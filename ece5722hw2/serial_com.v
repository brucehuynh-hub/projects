==> flow/design.v <==
module serial_com(input serial_in, clk, rst, output valid, port0, port1, port2, port3);
    reg [8:0] seq;
    reg [1:0] start, portSel;
    reg [2:0] currTime = 3'b000;
	 parameter sendData = 1'b1, checkSpacer = 1'b0;
	 reg [1:0] present_state = checkSpacer;
	 reg [1:0] isValid;
    always @ (posedge clk or posedge rst) begin
        seq <= seq >> 1;
        seq[8] <= serial_in;
        if (rst == 1'b1)
            seq <= 9'b100000000;
        else
				if (seq[8] == 1 & currTime == 3'b110 & start == 1)
                        start <= 0;
                else
                    if (seq[8] == 1 & seq[7] == 0)
								start <= 1;
    end
    always @ (posedge clk) begin
            if (rst == 1)
                    currTime <= 3'b000;
                else
                    if (currTime == 3'b110) begin
                        currTime <= 3'b000;
                    end
                        else
                            currTime <= currTime + 1'b1;
				if (currTime == 3'b110 & start != 0) begin
					if (seq[6] == 0 & seq[7] == 0)
						portSel <= 2'b00;
					else
					if (seq[6] == 0 & seq[7] == 1)
						portSel <= 2'b01;
					else
					if (seq[6] == 1 & seq[7] == 0)
						portSel <= 2'b10;
					else
					if (seq[6] == 1 & seq[7] == 1)
						portSel <= 2'b11;
				end
    end
	always @ (posedge clk) begin
		case (present_state)
			sendData: if (currTime == 3'b101) present_state <= checkSpacer;
							else present_state <= sendData;
			checkSpacer: if (seq[8] == 0 & currTime == 3'b110 & start == 1) present_state <= sendData;
								else present_state <= checkSpacer;
		endcase
	end
            assign port0 = (present_state == sendData & portSel == 2'b00) ? serial_in:1;
            assign port1 = (present_state == sendData & portSel == 2'b01) ? serial_in:1;
            assign port2 = (present_state == sendData & portSel == 2'b10) ? serial_in:1;
            assign port3 = (present_state == sendData & portSel == 2'b11) ? serial_in:1;
            assign valid = (portSel == 2'b00 ^ portSel == 2'b01 ^ portSel == 2'b10 ^ portSel == 2'b11) ? 1:0;
endmodule
module serial_com_test;
	reg serial_in, clk, rst;
	wire valid, port0, port1, port2, port3;
	serial_com uut (serial_in, clk, rst, valid, port0, port1, port2, port3);
	initial begin
	clk = 1'b0; rst = 1'b1; serial_in = 1'b1;
	end
	initial #5 rst = 1'b0;
	always #30 clk = ~clk;
	always #21 serial_in = ~serial_in;
endmodule
Reports on serial_com
What the tools print for serial_com, step after step.
Line numbers count from 1 in the design file above.
Library cell names are shortened.
{ "setup": {"top": "serial_com", "clock": "clk", "library": "sky130hd", "corner": "tt_025C_1v80"} }

Word level
Counts by Yosys on the flattened word-level netlist (proc, flatten, opt, wreduce; memories kept). Register bits leave out memories and registers merged into their read ports (data or address). Print and check cells are left out.
{ "bits": {"wordCells": 56, "output_inout_bits": 5, "regBits": 17} }
{ "op_classes": {"n_eq": 7, "mux": 12, "bitwise": 21, "add_sub_neg": 1, "n_reduce_logical": 9} }
{ "op_table": {"columns": ["cell", "count"], "rows": [
  ["1-bit AND", 14],
  ["1-bit two-way mux", 9],
  ["2-bit by 1-bit == test with 1-bit output (second input constant)", 3],
  ["3-bit == test (second input constant)", 2],
  ["1-bit inverter", 4],
  ["2-bit == test (second input constant)", 2],
  ["2-bit zero test", 2],
  ["2-bit AND reduction", 2],
  ["2-bit nonzero test", 2],
  ["2-bit OR reduction", 2],
  ["4-bit nonzero test", 1],
  ["2-bit case mux with 2-bit select", 1],
  ["2-bit two-way mux", 2],
  ["1-bit bitwise XOR", 3],
  ["3-bit by 1-bit adder with 3-bit output (second input constant)", 1]
]} }

Logic depth
Depth = most cells in a row (Yosys ltp): at word level without a register or memory, in the mapped netlist without a sequential cell, where the memories' decode and read muxes count.
{ "depth": {"depth_word": 5, "abc_area": 0, "mapped_depth": 6, "depth_no_buf": 5} }

Netlist
The flow's flattened synthesis, as Yosys stat reports it; memories are mapped. The netlist is that of the ABC_AREA named above (0 if unset); the other value can give another one.
{ "types": {"columns": ["cell", "count", "area_total_um2"], "rows": [
  ["dfxtp_1", 8, 160.154],
  ["ha_1", 7, 87.584],
  ["dfrtp_1", 2, 50.048],
  ["nand2_1", 9, 33.782],
  ["edfxtp_1", 1, 30.029],
  ["dfstp_2", 1, 26.275],
  ["a211oi_1", 3, 22.522],
  ["inv_1", 6, 22.522],
  ["nor2_1", 6, 22.522],
  ["xnor2_1", 2, 17.517],
  ["a22oi_1", 2, 15.014],
  ["buf_6", 1, 11.261],
  ["a21oi_1", 2, 10.01],
  ["mux2i_1", 1, 10.01],
  ["o21ai_1", 2, 10.01],
  ["xor2_1", 1, 8.758],
  ["a31oi_1", 1, 6.256],
  ["and3_1", 1, 6.256]
]} }
Not listed: further types 3, cells in them 3.
{ "mapped": {"mapped_cells": 59, "sequential_area_um2": 266.5, "synth_area_um2": 566.8, "n_buf": 1, "ff_cells": 12} }

Worst setup path after synthesis
Source: OpenSTA report_checks on the synthesized netlist (no wires, ideal clock, input and output delay 20% of the period each), path of least setup slack; recovery checks are left aside. Register names are those of the netlist, which keeps one name where synthesis merged equal registers.
{ "synth_path": {"kind": "register to register", "from": "reg currTime[0]", "to": "reg start", "tclk_ns": 1.91, "arrival_time_ns": 0.971, "delay_ns": 1.290, "slack_ns": 0.620, "setup_ns": 0.319, "driving_pins": 5, "required_time_ns": 1.591, "synth_period_reached_ns": 1.29} }
"delay_ns" is the arrival time less input delay plus setup time.
"driving_pins" counts driving pins, that of a launching flip-flop among them; a cell with two outputs on the path counts twice.
"synth_period_reached_ns" = period - worst setup slack (recovery checks aside). The figure is calculated, with input and output delays left at 20% of the set period.
The rows between start and end are the longest chain of elaborated cells between them; the timing report does not say that the signal goes this way. Where chains are equally long, one stands for them.
A line is the first line of the expression or statement that the cell stems from. Yosys adds cells for indexed reads and writes and turns some case tables into memories.
A register here has more assigning lines than the two given.
{ "synth_between": {"path_cell_list": "dfxtp_1 -> inv_1 -> ha_1 -> nand3_1 -> a211oi_1", "elab_chain_cells": 5} }
{ "synth_lines": {"columns": ["element", "line", "rtl"], "rows": [
  ["start: declaration", 4, "reg [2:0] currTime = 3'b000;"],
  ["start: assignment", 22, "currTime <= 3'b000;"],
  ["start: assignment", 28, "currTime <= currTime + 1'b1;"],
  ["3-bit == test", 14, "if (seq[8] == 1 & currTime == 3'b110 & start == 1)"],
  ["1-bit AND x2", 14, null],
  ["2-bit nonzero test", null, null],
  ["2-bit AND reduction", null, null],
  ["end: assignment", 15, "start <= 0;"],
  ["end: assignment", 18, "start <= 1;"]
]} }

Timing after layout
From the final timing report of run 1: the path of least setup slack in the routed layout; clock arrival at registers is part of the times.
{ "layout_path": {"kind": "register to output", "from": "reg present_state[0]", "to": "out port0", "required_time_ns": 1.21, "tclk_ns": 1.51, "driving_pins": 5, "arrival_time_ns": 1.14, "slack_ns": 0.07} }
The rows between start and end are the longest chain of elaborated cells between them; the timing report does not say that the signal goes this way. Where chains are equally long, one stands for them.
A register here has more assigning lines than the two given.
{ "layout_between": {"path_cell_list": "dfxtp_2 -> nor2b_4 -> buf_4 -> nand2_1 -> clkdlybuf4s15_1", "elab_chain_cells": 3} }
{ "layout_lines": {"columns": ["element", "line", "rtl"], "rows": [
  ["start: declaration", 6, "reg [1:0] present_state = checkSpacer;"],
  ["start: assignment", 45, "sendData: if (currTime == 3'b101) present_state <= checkSpacer;"],
  ["start: assignment", 46, "else present_state <= sendData;"],
  ["2-bit by 1-bit == test with 1-bit output", 51, "assign port0 = (present_state == sendData & portSel == 2'b00) ? serial_in:1;"],
  ["1-bit AND", 51, null],
  ["1-bit two-way mux", 51, null],
  ["end: declaration", 1, "module serial_com(input serial_in, clk, rst, output valid, port0, port1, port2, port3);"]
]} }

Top module serial_com; platform sky130hd; tools Yosys and OpenROAD; 2 stored runs in no particular order. Input and output delays are each 20% of the period that was set; the output load is 0.01 pF.
"clock period achieved" is the run's clock period less its worst setup slack. It is reckoned from that one timing run; input and output delays stay at 20% of the period that was set.
"total design power" rests on the timing tool's default activity at the inputs, not on a simulated workload.

==> run 1: settings <==
{ "period_ns": 1.51, "CAP_MARGIN": 20, "CORE_MARGIN": 2, "CORE_UTILIZATION": 40, "SLEW_MARGIN": 20 }
==> run 1: results <==
mapped cell area after synthesis: 566.8 sq um
area of the die: 1733.9 sq um
standard-cell area after layout: 740.7 sq um
utilization after layout: 0.562
lowest setup slack: 0.068 ns
total negative setup slack: 0.000 ns
total design power: 746 µW
clock period achieved: 1.442 ns

==> run 2: settings <==
{ "period_ns": 1.05, "CORE_UTILIZATION": 32, "SETUP_SLACK_MARGIN": 0.29, "CORE_ASPECT_RATIO": 1.5, "CELL_PAD_IN_SITES_GLOBAL_PLACEMENT": 1, "TNS_END_PERCENT": 80, "GPL_TIMING_DRIVEN": 1, "CAP_MARGIN": 20, "CORE_MARGIN": 2, "SLEW_MARGIN": 20 }
==> run 2: results <==
mapped cell area after synthesis: 566.8 sq um
area of the die: 2131.0 sq um
standard-cell area after layout: 895.9 sq um
utilization after layout: 0.538
lowest setup slack: -0.207 ns
total negative setup slack: -0.925 ns
total design power: 1237 µW
clock period achieved: 1.257 ns
