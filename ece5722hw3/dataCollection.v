==> flow/design.v <==
module ece5722hw3 (input write_IO, read_IO, get_data, clk, rst, input [15:0] data_in, input [15:0] data_in_DCD, output interrupt, output [15:0] data_read_out);
wire startWire;
wire acknowledgeWire;
wire [7:0] dataAddOutWire;
wire [7:0] outputToBufferWire;
wire write_BufferW;
	DCD DCDstart(.address(data_in_DCD), .write_IO(write_IO), .clk(clk), .rst(rst), .start_or_acknowledge_out(startWire));
	DCD DCDacknowledge(.address(data_in_DCD), .write_IO(write_IO), .clk(clk), .rst(rst), .start_or_acknowledge_out(acknowledgeWire));
	IO_interface myIOI(.get_data(get_data), .start(startWire), .acknowledged(acknowledgeWire), .clk(clk), .rst(rst), .data_read(data_in_DCD), .dataAddOut(dataAddOutWire), 
	.write_Buffer(write_BufferW), .interrupt(interrupt));
	addressDecoder myaddressDecoder(.get_data(get_data), .address(data_in), .read_IO(read_IO), .clk(clk), .outputToBuffer(outputToBufferWire));
assign data_read_out[15:0] = { dataAddOutWire[7:0],  outputToBufferWire[7:0]};
endmodule
module DCD (input [15:0] address, input write_IO, clk, rst, output start_or_acknowledge_out);
	reg start_or_acknowledge_out_state;
always @ (posedge clk) begin
			if ((address == 16'h5000 | address == 16'h5001) & write_IO)
				start_or_acknowledge_out_state <= 1;
			else
				start_or_acknowledge_out_state <= 0;
end
assign start_or_acknowledge_out = start_or_acknowledge_out_state;
endmodule
module IO_interface (input start, get_data, acknowledged, clk, rst, input [15:0] data_read, output interrupt, write_Buffer, output [7:0] dataAddOut);
	reg [7:0] counter = 0;
	reg [7:0] dataH;
	reg [7:0] dataL;
	reg sendToInterrupt;
	reg write_Buffer_On;
always @ (posedge clk or posedge rst) begin
	if (rst) begin
		counter <= 0;
		dataH <= 8'b00000000;
		write_Buffer_On <= 0;
		sendToInterrupt <= 0;
	end
	else if (acknowledged == 1 & start != 1)
		counter <= 0;
	else if (start) begin
			counter <= counter + 1'b1;
			if (counter != 8'b11111111) begin
				dataH <= data_read[15:8];
				write_Buffer_On <= 1;
			end
			else if (counter == 8'b11111111) begin
				write_Buffer_On <= 0;
				sendToInterrupt <= 1;
				counter <= 8'b11111111;
			end
		end
	end
assign interrupt = sendToInterrupt;
assign dataAddOut = dataH;
assign write_Buffer = write_Buffer_On;
endmodule
module addressDecoder (input read_IO, get_data, clk, input [15:0] address, output [7:0] outputToBuffer);
reg outState;
always @ (posedge clk) begin
	if ((address >= 16'h5500 & address <= 16'h55FF) & read_IO & get_data)
		outState <= 1;
	else
		outState <= 0;
end
assign outputToBuffer = (outState) ? address[7:0] : 8'h00;
endmodule
module ece5722hw3_tb ();
reg write_IO, read_IO, get_data, clk, rst;
reg [15:0] data_in;
reg [15:0] data_in_DCD;
wire [15:0] data_read_out;
wire interrupt;
ece5722hw3 UUT (.write_IO(write_IO), .read_IO(read_IO), .get_data(get_data), .clk(clk), .rst (rst), .data_in(data_in), .data_in_DCD(data_in_DCD),
.data_read_out(data_read_out), .interrupt(interrupt));
initial begin
data_in <= 16'h5505;
data_in_DCD <= 16'h5001;
get_data <= 0;
write_IO <= 1;
read_IO <= 1;
rst <= 1;
#5 rst <= 0;
clk <= 0;
end
always #30 data_in <= data_in + 1;
always #20 clk = ~clk;
always #25 get_data = ~get_data;
endmodule
From RTL to reports: ece5722hw3

Tool output for the design above, in the order of the flow.
Line numbers count from 1 in the design file above.
Not given: n/a

Top module: ece5722hw3
Clock: clk
Cell library: sky130hd
Corner: tt_025C_1v80

Word level

Yosys after proc, flatten, opt, wreduce and memory -nomap, before mapping. Memory bits, and registers merged into a memory's read port (data or address), are not among the register bits. Print and check cells are not counted. Equal cells are merged and count once.

Flip-flop bits (word level): 19
Input bits: 37
Output and inout port bits: 17
Word-level cells: 26

Add/subtract/negate cells: 1
Magnitude comparators: 2
Equal/unequal tests: 4
Mux-type cells: 6
Bitwise gates (word level): 6
Reductions and logical operators: 2

Operators with widths:

| cell                                                                 | count |
| equality test 16 x 15 -> 1 bit (second input constant)               | 2 |
| two-way mux 8 bit                                                    | 4 |
| greater-or-equal comparator 16 x 15 -> 1 bit (second input constant) | 1 |
| less-or-equal comparator 16 x 15 -> 1 bit (second input constant)    | 1 |
| adder 8 x 1 -> 8 bit (second input constant)                         | 1 |
| equality test 8 bit (second input constant)                          | 1 |
| inequality test 8 bit (second input constant)                        | 1 |
| AND 1 bit                                                            | 4 |
| AND reduction 3 bit                                                  | 1 |
| AND reduction 2 bit                                                  | 1 |
| two-way mux 1 bit                                                    | 2 |
| OR 1 bit                                                             | 1 |
| inverter 1 bit                                                       | 1 |

Longest topological paths

Yosys ltp: most cells in a row. Word level: on the elaborated netlist, between registers, memories and ports. Mapped: between sequential cells and ports; inverters and the memories' decode and read muxes count.

Word-level depth: 5
ABC_AREA: 0
Gate-level depth with buffers: 4
Depth with buffers taken out: 4

Netlist

Source: synth_stat.txt of the flow (Yosys; design flattened, memories mapped). It holds for the ABC_AREA given above (unset counts as 0); a run with the other value may have another netlist.

Cell types:

| cell type                 | count | total area (um^2) |
| sky130_fd_sc_hd__dfrtp_1  | 17    | 425.408 |
| sky130_fd_sc_hd__mux2_2   | 10    | 112.608 |
| sky130_fd_sc_hd__and2_1   | 8     | 50.048 |
| sky130_fd_sc_hd__dfxtp_1  | 2     | 40.038 |
| sky130_fd_sc_hd__nand3_1  | 7     | 35.034 |
| sky130_fd_sc_hd__and4_1   | 3     | 26.275 |
| sky130_fd_sc_hd__nor4b_1  | 3     | 26.275 |
| sky130_fd_sc_hd__nor4bb_1 | 2     | 20.019 |
| sky130_fd_sc_hd__o21ai_4  | 1     | 16.266 |
| sky130_fd_sc_hd__ha_1     | 1     | 12.512 |
| sky130_fd_sc_hd__nand2b_1 | 2     | 12.512 |
| sky130_fd_sc_hd__nand4_2  | 1     | 12.512 |
| sky130_fd_sc_hd__inv_1    | 3     | 11.261 |
| sky130_fd_sc_hd__nor2_1   | 3     | 11.261 |
| sky130_fd_sc_hd__a21oi_1  | 2     | 10.01 |
| sky130_fd_sc_hd__mux2i_1  | 1     | 10.01 |
| sky130_fd_sc_hd__o21ai_0  | 2     | 10.01 |
| sky130_fd_sc_hd__a41oi_1  | 1     | 8.758 |

Not listed: further types 9, cells in them 10.

Standard cells after synthesis: 79
Synthesis area: 909.6 um^2
Sequential part of the area: 465.4 um^2
Mapped flip-flops: 19
Buffer cells: 1

By module: a second synthesis without flattening, with its own total; a netlist apart from the flattened one above.

Cells (unflattened synthesis): 90
Area (unflattened synthesis): 1062.3 um^2

Rows give one instance, submodules left out.

By module:

| module         | times used | cells | area (um^2) | sequential area (um^2) |
| IO_interface   | 1          | 66    | 825.8       | 450.4 |
| DCD            | 2          | 6     | 66.3        | 20.0 |
| addressDecoder | 1          | 12    | 103.8       | 20.0 |
| ece5722hw3     | 1          | 0     | 0.0         | 0.0 |

Timing after synthesis

Path of least setup slack by OpenSTA after synthesis, without wires, with an ideal clock, recovery checks aside; 20% of the period is set as input and as output delay. Where synthesis merged equal registers, the netlist keeps one of their names.

Kind: flip-flop to flip-flop
From: reg myIOI.counter[0]
To: reg myIOI.dataH[0]
Period: 2940 ps
Setup time: 125 ps
Time at the first pin: 0 ps
Arrival: 1285 ps
Required time: 2815 ps
Slack: 1530 ps
Delay of the path: 1410 ps
Stages on the path: 5
Buffers on the path: 0
Synthesis period reached: 1410 ps

"delay of the path" = arrival - input delay + setup time.
"stages on the path" counts driving pins, that of a launching flip-flop among them; a cell with two outputs on the path counts twice.
"synthesis period reached" = period - worst setup slack (recovery checks aside). The figure is calculated, with input and output delays left at 20% of the set period.
Between the ends stands the longest chain of elaborated cells between them, by number of cells; it is not shown to be the way that was timed. Of several equally long chains one is given.
A line is the first line of the expression or statement that the cell stems from. Yosys adds cells for indexed reads and writes and turns some case tables into memories.
A register here has more assigning lines than the two given.

Cell sequence: sky130_fd_sc_hd__dfrtp_1 > sky130_fd_sc_hd__ha_1 > sky130_fd_sc_hd__nand3_1 > sky130_fd_sc_hd__o21ai_4 > sky130_fd_sc_hd__mux2_2
Cells in the longest elaborated chain: 2
Elaborated cells between the ends (all ways): 2
Source lines of those cells: 1
Those cells by class: 1 x eq/ne; 1 x reduce/logical

RTL lines, path post-synthesis:

| what                  | RTL line | source |
| from (decl)           | 25       | `reg [7:0] counter = 0;` |
| from (assign)         | 32       | `counter <= 0;` |
| from (assign)         | 40       | `counter <= counter + 1'b1;` |
| inequality test 8 bit | 41       | `if (counter != 8'b11111111) begin` |
| AND reduction 2 bit   | n/a      |  |
| to (assign)           | 33       | `dataH <= 8'b00000000;` |
| to (assign)           | 42       | `dataH <= data_read[15:8];` |
| to (decl)             | 26       | `reg [7:0] dataH;` |

# Flow runs of ece5722hw3

Below are 2 stored runs of the flow (Yosys, OpenROAD; platform sky130hd) on ece5722hw3, each with its settings, unordered. Constraints: input delay and output delay 20% of the set period each, output load 0.01 pF.
Among the settings, . means not set for that run.

| setting or result                  | run A | run B |
| period_ns                          | 2.62  | 1.7   |
| CORE_UTILIZATION                   | 56    | 56    |
| PLACE_DENSITY_LB_ADDON             | 0.19  | .     |
| CELL_PAD_IN_SITES_GLOBAL_PLACEMENT | 0     | 3     |
| CELL_PAD_IN_SITES_DETAIL_PLACEMENT | 1     | .     |
| CTS_CLUSTER_SIZE                   | 61    | .     |
| SLEW_MARGIN                        | 20    | 20    |
| MIN_ROUTING_LAYER                  | met2  | .     |
| CAP_MARGIN                         | 20    | 35    |
| CORE_MARGIN                        | 2     | 2     |
| SETUP_SLACK_MARGIN                 | .     | 0.45  |
| PLACE_DENSITY                      | .     | 0.92  |
| GPL_TIMING_DRIVEN                  | .     | 1     |
| GPL_ROUTABILITY_DRIVEN             | .     | 1     |
| CTS_CLUSTER_DIAMETER               | .     | 206   |

Run A: not finished: placement ended with error FLW-0024
Run B: not finished: placement ended with error GPL-0301
